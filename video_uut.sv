==> flow/design.v <==
module video_uut (
    input  wire         clk_i           , 
    input  wire         cen_i           , 
    input  wire		   vid_sel_i       , 
	input  wire [29:0]  probes_i,
	input  wire [7:0]   square_length_1_i ,
	input  wire [7:0]   square_length_2_i ,
	input  wire [1:0] speed_mult_1_i,
	input  wire [1:0] speed_mult_2_i,
    input  wire [19:0]  vdat_bars_i     , 
    input  wire [19:0]  vdat_colour_i   , 
    input  wire [3:0]   fvht_i          , 
    output wire [3:0]   fvht_o          , 
    output wire [19:0]  video_o           
); 
parameter line_count = 1124;
parameter column_count = 1919;
parameter default_sq_len = 50;
parameter default_speed_mult = 1;
parameter color_yellow = 10'h3FC << 20 + 10'h0B0 << 10 + 10'h21F;
parameter luma_sq_2_p = 10'h216;
parameter chroma_b_2_p = 10'h0fd;
parameter chroma_r_2_p = 10'h0cf;
reg [7:0] square_length_1;
reg [7:0] square_length_2;
reg [1:0] speed_mult_1;
reg [1:0] speed_mult_2;
reg [1:0] speed_mult_3;
reg [19:0]  vid_d1;
reg [19:0]  vdat_bars_d1;
reg [19:0]  vdat_bars_d2;
reg [3:0]   fvht_d1;
reg [3:0]   fvht_d2;
reg [3:0]   fvht_d3;
reg [11:0] column_counter;
reg [11:0] line_counter; 
reg [9:0] luma_1;
reg [9:0] chroma_b_1;
reg [9:0] chroma_r_1;
reg [9:0] luma_2;
reg [9:0] chroma_b_2;
reg [9:0] chroma_r_2;
reg [11:0] pos_x_1;
reg [11:0] pos_y_1;
reg [11:0] pos_x_2;
reg [11:0] pos_y_2;
reg [3:0] direction;  
wire h_in, h_d, h_neg;
wire v_in, v_d, new_frame;
wire [29:0] color_sq_1;
wire [29:0] color_sq_2;
wire ballmode;
wire bounce; 
wire[3:0] difference;
assign color_sq_1 = color_yellow;
assign h_in = fvht_i[1];
assign h_d = fvht_d1[1];
assign v_in = fvht_i[2];
assign v_d = fvht_d1[2];
assign h_neg = ~h_in & h_d;
assign h_pos = h_in & ~h_d;
assign new_frame = v_in & ~v_d;
always @(posedge clk_i) begin : probes_and_delay
	 if(cen_i) begin
		square_length_1 <= (~|square_length_1_i) ? default_sq_len : square_length_1_i;
		square_length_2 <= (~|square_length_2_i) ? default_sq_len : square_length_2_i;
		speed_mult_1 <= (~|speed_mult_1_i) ? default_speed_mult : speed_mult_1_i;
		speed_mult_2 <= (~|speed_mult_2_i) ? default_speed_mult : speed_mult_2_i;
		speed_mult_3 <= speed_mult_2;		
		fvht_d1 <= fvht_i;  
		vdat_bars_d1 <= vdat_bars_i;  
		vdat_bars_d2 <= vdat_bars_d1;
		luma_1 <= probes_i[29:20]; 
		chroma_b_1 <= probes_i[19:10];
		chroma_r_2 <= probes_i[9:0];
	    luma_2 <= luma_sq_2_p;
	    chroma_b_2 <= chroma_b_2_p;
	    chroma_r_2 <= chroma_r_2_p;
		fvht_d2 <= fvht_d1;  
		fvht_d3 <= fvht_d2;
	 end
 end
always @(posedge clk_i) begin : counter_logic
    if(cen_i) begin
		 if(h_pos) begin  
			if(new_frame) begin  
				line_counter <= 0;  
			end else begin
				line_counter <= line_counter + 1;  
			end
		 end
		 if(h_neg) begin  
			column_counter <= 0;  
		 end else begin
			column_counter <= column_counter + 1;  
		 end
	end
end
always @(posedge clk_i) begin : move_squares
	if(cen_i) begin
		 if(new_frame) begin	
			if (pos_x_1 > column_count+100 || pos_x_1 < 6) begin
				pos_x_1 <= 6;
				direction[0] <= 0;
			end else if ((pos_x_1 + square_length_1) > column_count) begin
				pos_x_1	<= column_count - square_length_1 - 1;  
				direction[0] <= 1;
			end else begin
				if(direction[0]) begin
					pos_x_1 <= (pos_x_1 - 2*speed_mult_1*speed_mult_3);
				end else begin
					pos_x_1 <= (pos_x_1 + 2*speed_mult_1*speed_mult_3);
				end 
			end
			if ((pos_y_1 +square_length_1) >= line_count) begin
				pos_y_1 <= line_count - square_length_1 - 5;  
				direction[1] <= 1;
			end else if (pos_y_1 <= 45) begin
				pos_y_1 <= 50;
				direction[1] <= 0;
			end else begin 
				if(direction[1]) begin
					pos_y_1 <= (pos_y_1 - 2*speed_mult_1*speed_mult_3);
				end else begin
					pos_y_1 <= (pos_y_1 + 2*speed_mult_1*speed_mult_3);
				end
			end
			if (pos_x_2 > column_count+100 || pos_x_2 < 6) begin
				pos_x_2 <= 6;
				direction[2] <= 0;
			end else if ((pos_x_2 + square_length_2) >= column_count) begin
				pos_x_2	<= column_count - square_length_2 - 4;  
				direction[2] <= 1;
			end else begin
				if(direction[2]) begin
					pos_x_2 <= (pos_x_2 - 2*speed_mult_2*speed_mult_3);
				end else begin
					pos_x_2 <= (pos_x_2 + 2*speed_mult_2*speed_mult_3);
				end 
			end
			if ((pos_y_2 +square_length_2) >= line_count) begin
				pos_y_2 <= line_count - square_length_2 - 1;  
				direction[3] <= 1;
			end else if (pos_y_2 <= 45) begin
				pos_y_2 <= 50;
				direction[3] <= 0;
			end else begin 
				if(direction[3]) begin
					pos_y_2 <= (pos_y_2 - 2*speed_mult_2*speed_mult_3);
				end else begin
					pos_y_2 <= (pos_y_2 + 2*speed_mult_2*speed_mult_3);
				end
			end
		end
  	end
end
wire [19:0] square_1_o;
wire [19:0] square_2_o;
wire [19:0] out_color;
always @(posedge clk_i) begin : draw_squares
	if(cen_i) begin
			 if( (pos_x_1 < column_counter && column_counter < pos_x_1+square_length_1) &&
					 (pos_y_1 < line_counter && line_counter < pos_y_1+square_length_1 )) begin  
				 if(column_counter % 2 == 0) begin
						square_1_o <= {luma_1, chroma_b_1};  
					 end else begin
						square_1_o <= {luma_1, chroma_r_1};  
				  end
			  end else begin
			  			 square_1_o <= 0;       
			  end
			 if( (pos_x_2 < column_counter && column_counter < pos_x_2+square_length_2) &&
					 (pos_y_2 < line_counter && line_counter < pos_y_2+square_length_2 )) begin  
				 if(column_counter % 2 == 0) begin
						square_2_o <= {luma_2, chroma_b_2};
					 end else begin
						square_2_o <= {luma_2, chroma_r_2};   
				  end
			 end else begin
					square_2_o <= 0;   
			 end
			 if(vid_sel_i) begin
				if(!square_1_o && !square_2_o) begin
					out_color <= vdat_bars_d1;
				end else if(!square_1_o) begin
					out_color <= { (vdat_bars_d1[19:10]+square_2_o[19:10]), (vdat_bars_d1[9:0]+square_2_o[9:0]) >>> 1};
				end else if (!square_2_o) begin
					out_color <= { (square_1_o[19:10]+vdat_bars_d1[19:10]), (square_1_o[9:0]+vdat_bars_d1[9:0]) >>> 1};
				end else begin
					out_color <= { (square_1_o[19:10]+square_2_o[19:10]), (square_1_o[9:0]+square_2_o[9:0]) >>> 1};
				end
			 end else begin
				if(!square_1_o && !square_2_o) begin
					out_color <= {10'h050,10'h200};
				end else if(!square_1_o) begin
					out_color <= square_2_o;
				end else if (!square_2_o) begin
					out_color <= square_1_o;
				end else begin
					out_color <= { (square_1_o[19:10]+square_2_o[19:10]), (square_1_o[9:0]+square_2_o[9:0]) >>> 1};
				end
			end
			 vid_d1 <= out_color;
	 end
end
assign fvht_o  = fvht_d3;
assign video_o = vid_d1;
endmodule
==> Tool chain data of video_uut <==
The steps from the RTL of video_uut to its reports follow in flow order.
Lines are those of the file above, counted from 1.
Library cell names are shortened.
{ "inputs": {"top": "video_uut", "clk_port": "clk_i", "cell_library": "sky130hd", "lib_corner": "tt_025C_1v80"} }

==> After elaboration <==
Counts by Yosys on the flattened word-level netlist (proc, flatten, opt, wreduce; memories kept). Register bits leave out memories and registers merged into their read ports (data or address). Print and check cells are left out.
{ "bits": {"ff_bits": 230, "in_bits": 97, "out_inout_bits": 24, "word_cells": 132} }
{ "op_classes": {"addsub": 32, "multipliers": 2, "n_cmp": 18, "muxes": 23, "n_logic": 6, "reduce_and_logical": 26} }
{ "op_table": {"columns": ["cell", "count"], "rows": [
  ["20-bit two-way mux", 7],
  ["12-bit two-way mux", 10],
  ["12-bit < comparator", 8],
  ["10-bit adder", 6],
  ["12-bit by 8-bit adder with 13-bit output", 4],
  ["11-bit by 8-bit subtractor with 12-bit output (first input constant)", 4],
  ["12-bit subtractor", 4],
  ["12-bit by 8-bit adder with 12-bit output", 4],
  ["20-bit zero test", 2],
  ["13-bit by 11-bit >= comparator with 1-bit output (second input constant)", 3],
  ["32-bit zero test", 1],
  ["12-bit by 1-bit adder with 12-bit output (second input constant)", 2],
  ["12-bit by 11-bit greater-than comparator with 1-bit output (second input constant)", 2],
  ["12-bit adder", 2],
  ["12-bit by 2-bit subtractor with 12-bit output (second input constant)", 2],
  ["12-bit by 3-bit < comparator with 1-bit output (second input constant)", 2],
  ["12-bit by 4-bit subtractor with 12-bit output (second input constant)", 2],
  ["12-bit by 5-bit adder with 12-bit output", 2],
  ["12-bit by 6-bit <= comparator with 1-bit output (second input constant)", 2],
  ["2-bit by 2-bit multiplier with 4-bit output", 2],
  ["8-bit OR reduction", 2],
  ["13-bit by 11-bit greater-than comparator with 1-bit output (second input constant)", 1],
  ["3-bit AND reduction", 4],
  ["10-bit two-way mux", 1],
  ["2-bit nonzero test", 4],
  ["1-bit logical AND", 7],
  ["6-bit two-way mux", 1],
  ["2-bit AND reduction", 2]
]} }
Not listed: further kinds 5, cells in them 14.

==> Depth <==
Yosys ltp: most cells in a row. Word level: on the elaborated netlist, between registers, memories and ports. Mapped: between sequential cells and ports; inverters and the memories' decode and read muxes count.
{ "depth": {"word_depth": 5, "ABC_AREA": 0, "ltp_mapped": 18, "ltp_nobuf": 18} }

==> Netlist <==
The flow's flattened synthesis, as Yosys stat reports it; memories are mapped. The netlist is that of the ABC_AREA named above (0 if unset); the other value can give another one.
Totals and module areas in this step are rounded.
{ "types": {"columns": ["cell", "count", "area_total_um2"], "rows": [
  ["edfxtp_1", 213, 6.4E+03],
  ["ha_1", 208, 2.6E+03],
  ["xnor2_1", 81, 709.43],
  ["a21oi_1", 112, 560.538],
  ["nand2_1", 119, 446.678],
  ["inv_1", 117, 439.171],
  ["o21ai_0", 80, 400.384],
  ["nor2_1", 106, 397.882],
  ["xor2_1", 42, 367.853],
  ["nor3_1", 61, 305.293],
  ["nand3_1", 59, 295.283],
  ["fa_1", 14, 280.269],
  ["a21o_1", 35, 262.752],
  ["nor2b_1", 33, 206.448],
  ["nand2b_1", 32, 200.192],
  ["and3_1", 31, 193.936],
  ["clkbuf_1", 51, 191.434],
  ["mux2i_1", 19, 190.182]
]} }
Other cell types: 57; their cells: 338.
{ "mapped": {"cell_count": 1751, "synth_area_um2": 16960, "seqArea_um2": 6396, "ff_cells": 213, "buf_cells": 56} }

==> Path before layout <==
Path of least setup slack by OpenSTA after synthesis, without wires, with an ideal clock, recovery checks aside; 20% of the period is set as input and as output delay. Where synthesis merged equal registers, the netlist keeps one of their names.
{ "synth_timing": {"kind": "register to register", "startpoint": "register square_length_1[0]", "endpoint": "register square_1_o[1]", "clock_period_ns": 4.47, "setup_time_ns": 0.203, "launch_ns": 0.000, "arrival_ns": 3.477, "t_required_ns": 4.267, "slack_ns": 0.790, "delay_ns": 3.680, "driving_pins": 18, "n_path_buf": 1, "synth_period_reached_ns": 3.68} }
"delay_ns" = arrival - input delay + setup time.
"driving_pins": output pins that drive a net of the path, with the launching flip-flop's if there is one; two outputs of one cell count as two.
"synth_period_reached_ns" is the clock period less the worst setup slack; recovery checks do not enter. This is arithmetic on one report: input and output delays are still those of the set period (20% each).
The rows between start and end are the longest chain of elaborated cells between them; the timing report does not say that the signal goes this way. Where chains are equally long, one stands for them.
A line is the first line of the expression or statement that the cell stems from. Yosys adds cells for indexed reads and writes and turns some case tables into memories.
A register here has more assigning lines than the two given.
{ "synth_via": {"cell_sequence": "edfxtp_1 > ha_1 > inv_1 > fa_1 > nor2b_1 > o31a_1 > nor3_1 > o21bai_1 > a21oi_1 > xor2_1 > ha_1 > a211o_1 > o22ai_1 > nor3b_1 > o31a_1 > o31a_1 > buf_6 > a2111oi_1", "elab_chain_cells": 4, "cells_between": 7, "lines_between": 2, "cone_classes": "2 x add/sub; 2 x compare; 3 x reduce/logical"} }
{ "synth_rtl": {"columns": ["element", "line", "text"], "rows": [
  ["from (decl)", 24, "reg [7:0] square_length_1;"],
  ["from (assign)", 65, "square_length_1 <= (~|square_length_1_i) ? default_sq_len : square_length_1_i;"],
  ["12-bit by 8-bit adder with 12-bit output", 162, "if( (pos_x_1 < column_counter && column_counter < pos_x_1+square_length_1) &&"],
  ["12-bit < comparator", 162, null],
  ["1-bit logical AND (2 in a row)", 162, null],
  ["to (assign)", 165, "square_1_o <= {luma_1, chroma_b_1};"],
  ["to (assign)", 167, "square_1_o <= {luma_1, chroma_r_1};"],
  ["to (decl)", 157, "wire [19:0] square_1_o;"]
]} }

==> Timing after layout <==
Path of least setup slack in the final report of stored run 1 (OpenROAD, finished layout, wires in). Where an end is a register, its clock arrival counts in the times.
{ "layout_timing": {"kind": "register to register", "startpoint": "register square_length_1[1]", "endpoint": "register square_1_o[1]", "clock_period_ns": 2.83, "setup_time_ns": 0.18, "launch_ns": 0.54, "arrival_ns": 4.14, "t_required_ns": 3.20, "slack_ns": -0.94, "driving_pins": 19, "n_path_buf": 4} }
The rows between start and end are the longest chain of elaborated cells between them; the timing report does not say that the signal goes this way. Where chains are equally long, one stands for them.
A register here has more assigning lines than the two given.
{ "layout_via": {"cell_sequence": "edfxtp_1 > buf_6 > inv_4 > buf_6 > fa_2 > nor2b_2 > o2111ai_2 > a31oi_2 > buf_4 > xnor2_4 > ha_4 > o21ai_1 > nand2b_1 > a21oi_2 > a31oi_4 > buf_4 > a221oi_1 > nand3_1 > a2111oi_4", "elab_chain_cells": 4, "cells_between": 7, "lines_between": 2, "cone_classes": "2 x add/sub; 2 x compare; 3 x reduce/logical"} }
{ "layout_rtl": {"columns": ["element", "line", "text"], "rows": [
  ["from (decl)", 24, "reg [7:0] square_length_1;"],
  ["from (assign)", 65, "square_length_1 <= (~|square_length_1_i) ? default_sq_len : square_length_1_i;"],
  ["12-bit by 8-bit adder with 12-bit output", 162, "if( (pos_x_1 < column_counter && column_counter < pos_x_1+square_length_1) &&"],
  ["12-bit < comparator", 162, null],
  ["1-bit logical AND (2 in a row)", 162, null],
  ["to (assign)", 165, "square_1_o <= {luma_1, chroma_b_1};"],
  ["to (assign)", 167, "square_1_o <= {luma_1, chroma_r_1};"],
  ["to (decl)", 157, "wire [19:0] square_1_o;"]
]} }

## Implementation results

Stored flow runs of video_uut (2 of them; Yosys, OpenROAD, sky130hd). They differ in their settings and are not a sequence. Constraints: input delay and output delay 20% of the set period each, output load 0.01 pF.
"period_reached_ns" is the run's clock period less its worst setup slack. It is reckoned from that one timing run; input and output delays stay at 20% of the period that was set.
"worst_path_ns": the worst setup path's part of the clock period (all of it between registers, 20% less for each end at a port) less its slack. A launch clock that arrives late makes it longer, a capture clock that arrives late makes it shorter.
"power.total_mw": no workload was simulated; the value follows from the tool's default switching activity.
The results are shown rounded.
[
  {
    "run": "stored run 1",
    "settings": { "period_ns": 2.83, "CORE_UTILIZATION": 52, "SETUP_SLACK_MARGIN": 0.03, "PLACE_DENSITY_LB_ADDON": 0.08, "HOLD_SLACK_MARGIN": -0.1, "CORE_ASPECT_RATIO": 0.85, "CORE_MARGIN": 6, "CELL_PAD_IN_SITES_GLOBAL_PLACEMENT": 2, "ABC_AREA": 0, "CTS_CLUSTER_SIZE": 67, "CAP_MARGIN": 20, "SLEW_MARGIN": 20 },
    "results": { "synth_area_um2": 16960, "worst_path_ns": 3.77, "timing.worst_path_kind": "register to register", "timing.setup.ws_ns": -0.939, "final_stdcell_area_um2": 23750, "die_area_um2": 37120, "total_negative_slack_ns": -38.84, "post_route_util_pct": 74.6, "power.total_mw": 11.95, "worst_hold_slack_ns": 0.420, "period_reached_ns": 3.769 }
  },
  {
    "run": "stored run 2",
    "settings": { "period_ns": 6.89, "CORE_UTILIZATION": 69, "SETUP_SLACK_MARGIN": 0.84, "PLACE_DENSITY_LB_ADDON": 0.1, "CELL_PAD_IN_SITES_GLOBAL_PLACEMENT": 0, "CELL_PAD_IN_SITES_DETAIL_PLACEMENT": 2, "GPL_TIMING_DRIVEN": 0, "GPL_ROUTABILITY_DRIVEN": 1, "CTS_CLUSTER_DIAMETER": 104, "CAP_MARGIN": 20, "MAX_ROUTING_LAYER": "met5", "CORE_MARGIN": 2, "SLEW_MARGIN": 20 },
    "outcome": "no final report: placement broke off with DPL-0033"
  }
]
